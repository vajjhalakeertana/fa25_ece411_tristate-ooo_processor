==> flow/design.v <==
interface mem_itf_w_mask #(
    parameter               CHANNELS = 1,
    parameter               DWIDTH = 32,
    parameter               MWIDTH = DWIDTH / 8
)(
    input   bit             clk,
    input   bit             rst
);
    logic   [31:0]          addr    [CHANNELS];
    logic   [MWIDTH-1:0]    rmask   [CHANNELS];
    logic   [MWIDTH-1:0]    wmask   [CHANNELS];
    logic   [DWIDTH-1:0]    rdata   [CHANNELS];
    logic   [DWIDTH-1:0]    wdata   [CHANNELS];
    logic                   resp    [CHANNELS];
    bit                     error = 1'b0;
    modport dut (
        input               clk,
        input               rst,
        output              addr,
        output              rmask,
        output              wmask,
        input               rdata,
        output              wdata,
        input               resp
    );
    modport mem (
        input               clk,
        input               rst,
        input               addr,
        input               rmask,
        input               wmask,
        output              rdata,
        input               wdata,
        output              resp,
        output              error
    );
    modport mon (
        input               clk,
        input               rst,
        input               addr,
        input               rmask,
        input               wmask,
        input               rdata,
        input               wdata,
        input               resp,
        output              error
    );
endinterface
interface mem_itf_wo_mask #(
    parameter               CHANNELS = 1,
    parameter               DWIDTH = 32
)(
    input   bit             clk,
    input   bit             rst
);
    logic   [31:0]          addr    [CHANNELS];
    logic                   read    [CHANNELS];
    logic                   write   [CHANNELS];
    logic   [DWIDTH-1:0]    rdata   [CHANNELS];
    logic   [DWIDTH-1:0]    wdata   [CHANNELS];
    logic                   resp    [CHANNELS];
    bit                     error = 1'b0;
    modport dut (
        input               clk,
        input               rst,
        output              addr,
        output              read,
        output              write,
        input               rdata,
        output              wdata,
        input               resp
    );
    modport mem (
        input               clk,
        input               rst,
        input               addr,
        input               read,
        input               write,
        output              rdata,
        input               wdata,
        output              resp,
        output              error
    );
    modport mon (
        input               clk,
        input               rst,
        input               addr,
        input               read,
        input               write,
        input               rdata,
        input               wdata,
        input               resp,
        output              error
    );
endinterface
interface mem_itf_banked(
    input   bit             clk,
    input   bit             rst
);
    logic   [31:0]          addr;
    logic                   read;
    logic                   write;
    logic   [63:0]          wdata;
    logic                   ready;
    logic   [31:0]          raddr;
    logic   [63:0]          rdata;
    logic                   rvalid;
    bit                     error = 1'b0;
    modport dut (
        input               clk,
        input               rst,
        output              addr,
        output              read,
        output              write,
        output              wdata,
        input               ready,
        input               raddr,
        input               rdata,
        input               rvalid
    );
    modport mem (
        input               clk,
        input               rst,
        input               addr,
        input               read,
        input               write,
        input               wdata,
        output              ready,
        output              rdata,
        output              raddr,
        output              rvalid,
        output              error
    );
    modport mon (
        input               clk,
        input               rst,
        input               addr,
        input               read,
        input               write,
        input               wdata,
        input               ready,
        input               rdata,
        input               raddr,
        input               rvalid,
        input               error
    );
endinterface
interface mon_itf#(
            parameter       CHANNELS = 1
)(
    input   bit             clk,
    input   bit             rst
);
            logic           valid     [CHANNELS];
            logic   [63:0]  order     [CHANNELS];
            logic   [31:0]  inst      [CHANNELS];
            logic   [4:0]   rs1_addr  [CHANNELS];
            logic   [4:0]   rs2_addr  [CHANNELS];
            logic   [31:0]  rs1_rdata [CHANNELS];
            logic   [31:0]  rs2_rdata [CHANNELS];
            logic   [4:0]   rd_addr   [CHANNELS];
            logic   [31:0]  rd_wdata  [CHANNELS];
                logic   [5:0]   frs1_addr [CHANNELS];
                logic   [5:0]   frs2_addr [CHANNELS];
                logic   [5:0]   frs3_addr [CHANNELS];
                logic   [31:0]  frs1_rdata[CHANNELS];
                logic   [31:0]  frs2_rdata[CHANNELS];
                logic   [31:0]  frs3_rdata[CHANNELS];
                logic   [5:0]   frd_addr  [CHANNELS];
                logic   [31:0]  frd_wdata [CHANNELS];
            logic   [31:0]  pc_rdata  [CHANNELS];
            logic   [31:0]  pc_wdata  [CHANNELS];
            logic   [31:0]  mem_addr  [CHANNELS];
            logic   [3:0]   mem_rmask [CHANNELS];
            logic   [3:0]   mem_wmask [CHANNELS];
            logic   [31:0]  mem_rdata [CHANNELS];
            logic   [31:0]  mem_wdata [CHANNELS];
            bit             halt  = 1'b0;
            bit             error = 1'b0;
endinterface
package rv32i_types;
  localparam PHY_REG_COUNT =  64;
  localparam ROB_DEPTH = 32;
  localparam integer unsigned ROB_ID_WIDTH = $clog2(ROB_DEPTH);
  localparam ARCH_ENTRY = 32;
  localparam ARCH_WIDTH = $clog2(ARCH_ENTRY);
  localparam PRF_ENTRY = 64;
  localparam PRF_WIDTH = $clog2(PRF_ENTRY);
  localparam integer unsigned WAY = 2;
  localparam HISTORY_BITS = 8;
localparam integer IDX_PC_N_LO   = 0;
localparam integer IDX_PC_N_HI   = IDX_PC_N_LO + 31;
localparam integer IDX_PC_LO     = IDX_PC_N_HI + 1;
localparam integer IDX_PC_HI     = IDX_PC_LO + 31; 
localparam integer IDX_INST_LO   = IDX_PC_HI + 1;
localparam integer IDX_INST_HI   = IDX_INST_LO + 31;
localparam integer IDX_INDEX_LO  = IDX_INST_HI + 1;
localparam integer IDX_INDEX_HI  = IDX_INDEX_LO + HISTORY_BITS - 1;
localparam integer IDX_TARGET_LO = IDX_INDEX_HI + 1; 
localparam integer IDX_TARGET_HI = IDX_TARGET_LO + 31;
localparam integer IDX_PRED_T    = IDX_TARGET_HI + 1;
localparam integer IDX_PRED_V    = IDX_PRED_T + 1;
  typedef enum logic [6:0] {
    op_invalid   = 7'b0000000,
    op_lui       = 7'b0110111,  
    op_auipc     = 7'b0010111,  
    op_jal       = 7'b1101111,  
    op_jalr      = 7'b1100111,  
    op_br        = 7'b1100011,  
    op_load      = 7'b0000011,  
    op_store     = 7'b0100011,  
    op_imm       = 7'b0010011,  
    op_reg       = 7'b0110011   
  } rv32i_opcode;
  typedef enum logic [2:0] {
    beq  = 3'b000,
    bne  = 3'b001,
    blt  = 3'b100,
    bge  = 3'b101,
    bltu = 3'b110,
    bgeu = 3'b111
  } branch_funct3_t;
  typedef enum logic [2:0] {
    lb  = 3'b000,
    lh  = 3'b001,
    lw  = 3'b010,
    lbu = 3'b100,
    lhu = 3'b101
  } load_funct3_t;
  typedef enum logic [2:0] {
    sb = 3'b000,
    sh = 3'b001,
    sw = 3'b010
  } store_funct3_t;
  typedef enum logic [2:0] {
    add  = 3'b000,  
    sll  = 3'b001,
    slt  = 3'b010,
    sltu = 3'b011,
    axor = 3'b100,
    sr   = 3'b101,  
    aor  = 3'b110,
    aand = 3'b111
  } arith_funct3_t;
  typedef enum logic [2:0] {
    alu_add = 3'b000,
    alu_sll = 3'b001,
    alu_sra = 3'b010,
    alu_sub = 3'b011,
    alu_xor = 3'b100,
    alu_srl = 3'b101,
    alu_or  = 3'b110,
    alu_and = 3'b111
  } alu_ops;
  typedef enum logic [2:0] {
    mul     = 3'b000,
    mulh    = 3'b001,
    mulhsu  = 3'b010,
    mulhu   = 3'b011,
    div     = 3'b100,
    divu    = 3'b101,
    rem     = 3'b110,
    remu    = 3'b111
  } mul_div_ops;
  typedef enum logic {
    rs1_out = 1'b0,
    pc_out  = 1'b1
  } alu_m1_sel_t;
  typedef enum integer unsigned{
    ALU = 0,
    ALU1,
    ALU2,
    BRANCH,
    MUL,
    DIV,
    MEM_LD,
    MEM_ST,
    LUI_B,
    LUI_L = LUI_B + WAY - 1,
    FU_IDX_COUNT
} fu_idx_e;
  typedef struct packed {
    logic   [63:0] order;
    logic monitor_valid;
    logic   [31:0]      pc;
    logic   [31:0]      pc_next;
    logic   [31:0]      inst;
   } if_id_t;
  typedef struct packed {
    logic [4:0] rd_s;
    logic rd_valid;
    logic [2:0] funct3;
    logic [6:0] funct7;
    logic   [31:0] inst;
    logic [4:0] rs1_s;
    logic [4:0] rs2_s;
    logic rs1_s_valid;
    logic rs2_s_valid;
    logic no_rs1;
    logic op_lui;
    logic mem_stage_valid;
    logic  [31:0]   dmem_addr;
    logic br_valid;
    logic jump_valid;
    logic [31:0] imms;
    logic [31:0] pc;
    logic [31:0] pc_next;    
    logic imm_flag;
    fu_idx_e fu_idx;
    logic id_valid;
    rv32i_opcode opcode;
    logic br_pred_valid;
    logic br_pred_taken;
    logic [31:0] br_pred_target;
    logic [HISTORY_BITS-1:0] br_pred_index;
    logic load_or_store;
  } id_rename_nd_dispatch_t;
typedef struct packed {
    logic dispatch_to_res_valid;
    logic [$clog2(PHY_REG_COUNT)-1:0] ps1_s;
    logic ps1_v;
    logic [$clog2(PHY_REG_COUNT)-1:0] ps2_s;
    logic ps2_v; 
    logic [$clog2(PHY_REG_COUNT)-1:0] pd_s;
    logic [31:0] imm_val;
    logic imm_flag;
    fu_idx_e fu_idx;
    logic [2:0] funct3;
    logic [6:0] funct7;
    logic [ROB_ID_WIDTH -1: 0] rob_id;
    logic   [31:0]      pc;
    logic   [31:0]      pc_next;
    rv32i_opcode opcode;
    logic rs1_s_valid;
    logic rs2_s_valid;
} res_station_cols_s;
typedef struct packed {
    logic [PHY_REG_COUNT-1:0] cdb_valid;
    logic [$clog2(PHY_REG_COUNT)-1:0] cdb_phy_reg;
    logic [ROB_ID_WIDTH-1:0] cdb_rob_id;
    logic branch_taken;
} cdb_out_signal_s;
typedef struct packed {
    logic mem_valid;
    logic [$clog2(PHY_REG_COUNT)-1:0] pd_s;
    logic [ROB_ID_WIDTH-1:0] rob_id;
    logic [31:0] mem_rd_data;
    logic store_or_load;
    logic [31:0] rs1_data;
    logic [31:0] rs2_data;
    logic [3:0] rmask;
    logic [3:0] wmask;
    logic [31:0] ld_addr;
    logic [31:0] st_addr;
    logic [31:0] mem_wdata;
    logic [31:0] mem_load_data;
} mem_ld_cdb_t;
typedef struct packed {
    logic [ROB_ID_WIDTH-1:0]  rob_id;
    logic [2:0]   funct3;
    logic [6:0]   funct7;
    logic [PRF_WIDTH - 1:0]  pr1_s, pr2_s, prd_s;
    logic [31+1:0] imm_val;
    logic [31:0] alu_output_data;
    logic [31:0] alu_rs1_data;
    logic [31:0] alu_rs2_data;
    logic alu_output_valid;
    rv32i_opcode opcode;
    logic [31:0] pc;
} res_station_alu_out_s;
typedef struct packed {
    logic [ROB_ID_WIDTH-1:0]  rob_id;
    logic [2:0]   funct3;
    logic [6:0]   funct7;
    logic [PRF_WIDTH - 1:0]  pr1_s, pr2_s, prd_s;
    logic [31+1:0] imm_val;
    logic [31:0] br_output_data;
    logic br_taken;
    logic [31:0] br_rs1_data;
    logic br_rs1_s_valid;
    logic [31:0] br_rs2_data;
    logic br_rs2_s_valid;
    logic br_output_valid;
    rv32i_opcode opcode;
    logic [31:0] pc;
    logic [31:0] pc_next;
    logic br_jal_flush;
} res_station_br_out_s;
typedef struct packed {
    logic [ROB_ID_WIDTH-1:0]  rob_id;
    logic [2:0]   funct3;
    logic [6:0]   funct7;
    logic [PRF_WIDTH - 1:0]  pr1_s, pr2_s, prd_s;
    logic [31+1:0] imm_val;
    logic mul_output_valid;
    logic [31:0] mul_rs1_data;
    logic [31:0] mul_rs2_data;
    logic [31:0] mul_output_data;
} res_station_mul_out_s;
typedef struct packed {
    logic [ROB_ID_WIDTH-1:0]  rob_id;
    logic [2:0]   funct3;
    logic [6:0]   funct7;
    logic [PRF_WIDTH - 1:0]  pr1_s, pr2_s, prd_s;
    logic [31+1:0] imm_val;
    logic div_output_valid;
    logic [31:0] div_rs1_data;
    logic [31:0] div_rs2_data;
    logic [31:0] div_output_data;
} res_station_div_out_s;
  typedef struct packed {
     logic [$clog2(PHY_REG_COUNT)-1:0] ps1_s;
     logic [$clog2(PHY_REG_COUNT)-1:0] ps2_s;
     logic [$clog2(PHY_REG_COUNT)-1:0] pd_s;
     logic [31:0] imms;
     logic [2:0] funct3;
     logic [ROB_ID_WIDTH -1: 0] rob_id;
     logic load_or_store;
     logic mem_inst_valid;
     logic [31:0] pc;
  } mem_ld_st_unit;
  typedef struct packed {
    logic dummy;
  } fwd_t;
  typedef union packed {
    logic [31:0] word;
    struct packed {
      logic [11:0] i_imm;
      logic [4:0]  rs1;
      logic [2:0]  funct3;
      logic [4:0]  rd;
      rv32i_opcode opcode;
    } i_type;
    struct packed {
      logic [6:0]  funct7;
      logic [4:0]  rs2;
      logic [4:0]  rs1;
      logic [2:0]  funct3;
      logic [4:0]  rd;
      rv32i_opcode opcode;
    } r_type;
    struct packed {
      logic [11:5] imm_s_top;
      logic [4:0]  rs2;
      logic [4:0]  rs1;
      logic [2:0]  funct3;
      logic [4:0]  imm_s_bot;
      rv32i_opcode opcode;
    } s_type;
    struct packed {
      logic [31:12] imm;
      logic [4:0]   rd;
      rv32i_opcode  opcode;
    } j_type;
  } instr_t;
typedef struct packed {
logic [4:0] rd_s;
logic [$clog2(PHY_REG_COUNT)-1:0] pd_s;
logic status;
logic br_pred_valid;
logic br_pred_taken;
logic [HISTORY_BITS-1:0] pht_index;
logic [31:0] pc;
logic [31:0] lui_wdata;
logic [ROB_ID_WIDTH-1:0]rob_id;
} rob_input;
typedef struct packed {
  logic valid;
  logic ready;
  logic [ARCH_WIDTH-1:0] arch;
  logic [PRF_WIDTH-1:0] phy;
  logic br_pred_valid;  
  logic br_pred;  
  logic br_result;
  logic [HISTORY_BITS-1:0] pht_index;
  logic [31:0] pc;
  logic [31:0] pc_next;
  logic br_jal_flush;
} rob_entry_t;
typedef struct packed {
  logic           valid;
  logic   [31:0]  inst;
  logic   [4:0]   rs1_addr;
  logic   [4:0]   rs2_addr;
  logic   [31:0]  rs1_rdata;
  logic   [31:0]  rs2_rdata;
  logic   [4:0]   rd_addr;
  logic   [31:0]  rd_wdata;
  logic   [31:0]  pc_rdata;
  logic   [31:0]  pc_wdata;
  logic   [31:0]  mem_addr;
  logic   [3:0]   mem_rmask;
  logic   [3:0]   mem_wmask;
  logic   [31:0]  mem_rdata;
  logic   [31:0]  mem_wdata; 
  logic           lui;
} monitor_t;
endpackage
module sp_ff_array #(
            parameter               S_INDEX     = 4,
            parameter               WIDTH       = 1
)(
    input   logic                   clk0,
    input   logic                   rst0,
    input   logic                   csb0,
    input   logic                   web0,
    input   logic   [S_INDEX-1:0]   addr0,
    input   logic   [WIDTH-1:0]     din0,
    output  logic   [WIDTH-1:0]     dout0
);
            localparam              NUM_SETS    = 2**S_INDEX;
            logic                   web0_reg;
            logic   [S_INDEX-1:0]   addr0_reg;
            logic   [WIDTH-1:0]     din0_reg;
            logic   [WIDTH-1:0]     internal_array [NUM_SETS];
    always_ff @(posedge clk0) begin
        if (rst0) begin
            web0_reg  <= 1'b1;
            addr0_reg <= 'x;
            din0_reg  <= 'x;
        end else begin
            if (!csb0) begin
                web0_reg  <= web0;
                addr0_reg <= addr0;
                din0_reg  <= din0;
            end
        end
    end
    always_ff @(posedge clk0) begin
        if (rst0) begin
            for (integer i = 0; i < NUM_SETS; i++) begin
                internal_array[i] <= '0;
            end
        end else begin
            if (!web0_reg) begin
                internal_array[addr0_reg] <= din0_reg;
            end
        end
    end
    always_comb begin
        dout0 = internal_array[addr0_reg];
    end
endmodule : sp_ff_array
== Reports on sp_ff_array ==
What the tools print for sp_ff_array, step after step.
Lines are those of the file above, counted from 1.
Operators carry their Yosys type and port widths (W data, S select, Z words).
Cell names lack the library's common part.
A cell with n/a has no value.

* Top: sp_ff_array
* Clock input: clk0
* Standard-cell library: sky130hd
* Corner: tt_025C_1v80

== Word level ==
Source: Yosys, flattened and elaborated, memories not mapped. Widths are those after wreduce. Print and check cells do not count. Equal cells are merged and count once.
Yosys's memory passes give these memory sizes; they may raise the number of words (mostly to a power of two), join words into wider ones and drop unused or constant bits.

* Muxes and demuxes: 12
* Eq/ne operators: 1

{| class="wikitable"
|+ Operator list
! kind !! number
|-
| $mux W4 || 5
|-
| $mux W1 || 7
|-
| $ne A2 B2 Y1 const B || 1
|}

* Flip-flop bits (word level): 6
* Memories: 1
* Memory bits (writable): 16
* Output and inout port bits: 1

{| class="wikitable"
|+ Memory list
! name !! depth !! width !! RTL line !! text
|-
| internal_array || 16 || 1 || 515 || <nowiki>logic   [WIDTH-1:0]     internal_array [NUM_SETS];</nowiki>
|}

== Longest topological paths ==
Longest topological path by Yosys (ltp), each cell counted once; first at word level (registers and memories cut), then after technology mapping (sequential cells cut; the memories' decode and read muxes count).

* Depth after elaboration: 3
* ABC_AREA: 0
* Mapped depth: 3

== Synthesis result ==
The flow's flattened synthesis, as Yosys stat reports it; memories are mapped. The netlist is that of the ABC_AREA named above (0 if unset); the other value can give another one.

{| class="wikitable"
|+ Cell types
! cell !! number !! total area (um2)
|-
| edfxtp_1 || 21 || 630.605
|-
| mux4_1 || 4 || 105.101
|-
| dfxtp_1 || 5 || 100.096
|-
| a21o_1 || 12 || 90.086
|-
| nor2_1 || 18 || 67.565
|-
| mux2_2 || 4 || 45.043
|-
| mux2i_1 || 3 || 30.029
|-
| o21bai_1 || 4 || 30.029
|-
| nand2_1 || 5 || 18.768
|-
| nor2b_1 || 3 || 18.768
|-
| nand2b_1 || 2 || 12.512
|-
| nand3_1 || 2 || 10.01
|-
| a211o_1 || 1 || 8.758
|-
| nor4b_1 || 1 || 8.758
|-
| clkbuf_1 || 2 || 7.507
|-
| nand3b_1 || 1 || 7.507
|-
| and2_1 || 1 || 6.256
|-
| and3_1 || 1 || 6.256
|}

Other cell types: 3; their cells: 3.

* Cell area after synthesis: 1219.9 um2
* Standard cells after synthesis: 93
* Buffer cells: 3
* Flip-flop cells: 26

== Path before layout ==
Path of least setup slack by OpenSTA after synthesis, without wires, with an ideal clock, recovery checks aside; 20% of the period is set as input and as output delay. Where synthesis merged equal registers, the netlist keeps one of their names.

* Kind: register to output
* Start: register (name not given)
* End: output port dout0[0]
* Path slack: 0.680 ns
* Data arrival time: 1.184 ns
* Launch time at the first pin: 0.000 ns
* Period: 2.33 ns
* Data required time: 1.864 ns
* Path delay: 1.184 ns
* Stages: 4
* Buffers on the path: 0
* Period reached after synthesis: 1.65 ns

"path delay" is the arrival time less input delay plus setup time.
At an output port there is no setup time.
"stages" counts driving pins, that of a launching flip-flop among them; a cell with two outputs on the path counts twice.
"period reached after synthesis" = period - worst setup slack (recovery checks aside). The figure is calculated, with input and output delays left at 20% of the set period.

* Cell sequence: dfxtp_1 > mux4_1 > mux2i_1 > mux2i_1

{| class="wikitable"
|+ RTL lines, path after synthesis
! item !! RTL line !! text
|-
| end: declaration || 509 || <nowiki>output  logic   [WIDTH-1:0]     dout0</nowiki>
|}

Chain of elaborated cells between the ends: none given.

== Path in the finished layout ==
From the final timing report of stored run 1: the path of least setup slack in the routed layout; clock arrival at registers is part of the times.

* Kind: register to output
* Start: register (name not given)
* End: output port dout0[0]
* Path slack: -0.21 ns
* Period: 1.77 ns
* Stages: 5
* Data arrival time: 1.62 ns
* Buffers on the path: 1
* Data required time: 1.42 ns
* Launch time at the first pin: 0.32 ns

* Cell sequence: dfxtp_4 > mux4_2 > mux2i_1 > mux2i_1 > buf_2

{| class="wikitable"
|+ RTL lines, path after layout
! item !! RTL line !! text
|-
| end: declaration || 509 || <nowiki>output  logic   [WIDTH-1:0]     dout0</nowiki>
|}

Chain of elaborated cells between the ends: none given.

Subject: sp_ff_array on sky130hd, stored results

Hello all,

sp_ff_array through Yosys and OpenROAD on sky130hd: 2 stored runs, unordered, with their settings and measured results. The constraints put input and output delay at 20% of the set period each and load the outputs with 0.01 pF.
"period achieved" = clock period - worst setup slack. The figure is calculated, with input and output delays left at 20% of the set period.
"allowed time less slack (worst setup path)" means the part of the period allowed to the worst setup path (the constraints hold back 20% at inputs and 20% at outputs) less its slack; where the path has registers, the arrival times of their clocks count too.
By "total power after layout" is meant OpenSTA's value without simulated activity: inputs other than the clock are taken to toggle once in ten clock periods, and the tool carries that through the logic.

=== Stored run 1 ===
{| class="wikitable"
! Setting !! Value
|-
| period_ns || 1.77
|-
| CORE_UTILIZATION || 69
|-
| SETUP_SLACK_MARGIN || -0.03
|-
| PLACE_DENSITY_LB_ADDON || 0.26
|-
| CELL_PAD_IN_SITES_DETAIL_PLACEMENT || 0
|-
| GPL_ROUTABILITY_DRIVEN || 0
|-
| CAP_MARGIN || 30
|-
| CORE_MARGIN || 2
|-
| SLEW_MARGIN || 20
|-
! Result !! Value
|-
| Chip area after synthesis (Yosys) || 1219.9 um2
|-
| Die footprint || 2120.1 um2
|-
| Std-cell area (final layout) || 1403.8 um2
|-
| Setup slack of the critical path || -0.206 ns
|-
| Worst hold slack in the final report || 0.578 ns
|-
| Total power after layout || 1.138 mW
|-
| Period achieved || 1.976 ns
|-
| Allowed time less slack (worst setup path) || 1.62 ns
|-
| Worst path kind || register to output
|}

=== Stored run 2 ===
{| class="wikitable"
! Setting !! Value
|-
| period_ns || 1.68
|-
| CORE_UTILIZATION || 51
|-
| PLACE_DENSITY_LB_ADDON || 0.15
|-
| CORE_ASPECT_RATIO || 0.53
|-
| CELL_PAD_IN_SITES_GLOBAL_PLACEMENT || 0
|-
| CELL_PAD_IN_SITES_DETAIL_PLACEMENT || 0
|-
| GPL_ROUTABILITY_DRIVEN || 1
|-
| CTS_CLUSTER_DIAMETER || 300
|-
| CAP_MARGIN || 20
|-
| CORE_MARGIN || 2
|-
| SLEW_MARGIN || 20
|-
! Result !! Value
|-
| Chip area after synthesis (Yosys) || 1219.9 um2
|-
| Die footprint || 2819.1 um2
|-
| Std-cell area (final layout) || 1443.9 um2
|-
| Setup slack of the critical path || -0.182 ns
|-
| Worst hold slack in the final report || 0.572 ns
|-
| Total power after layout || 1.275 mW
|-
| Period achieved || 1.862 ns
|-
| Allowed time less slack (worst setup path) || 1.53 ns
|-
| Worst path kind || register to output
|}

Thanks
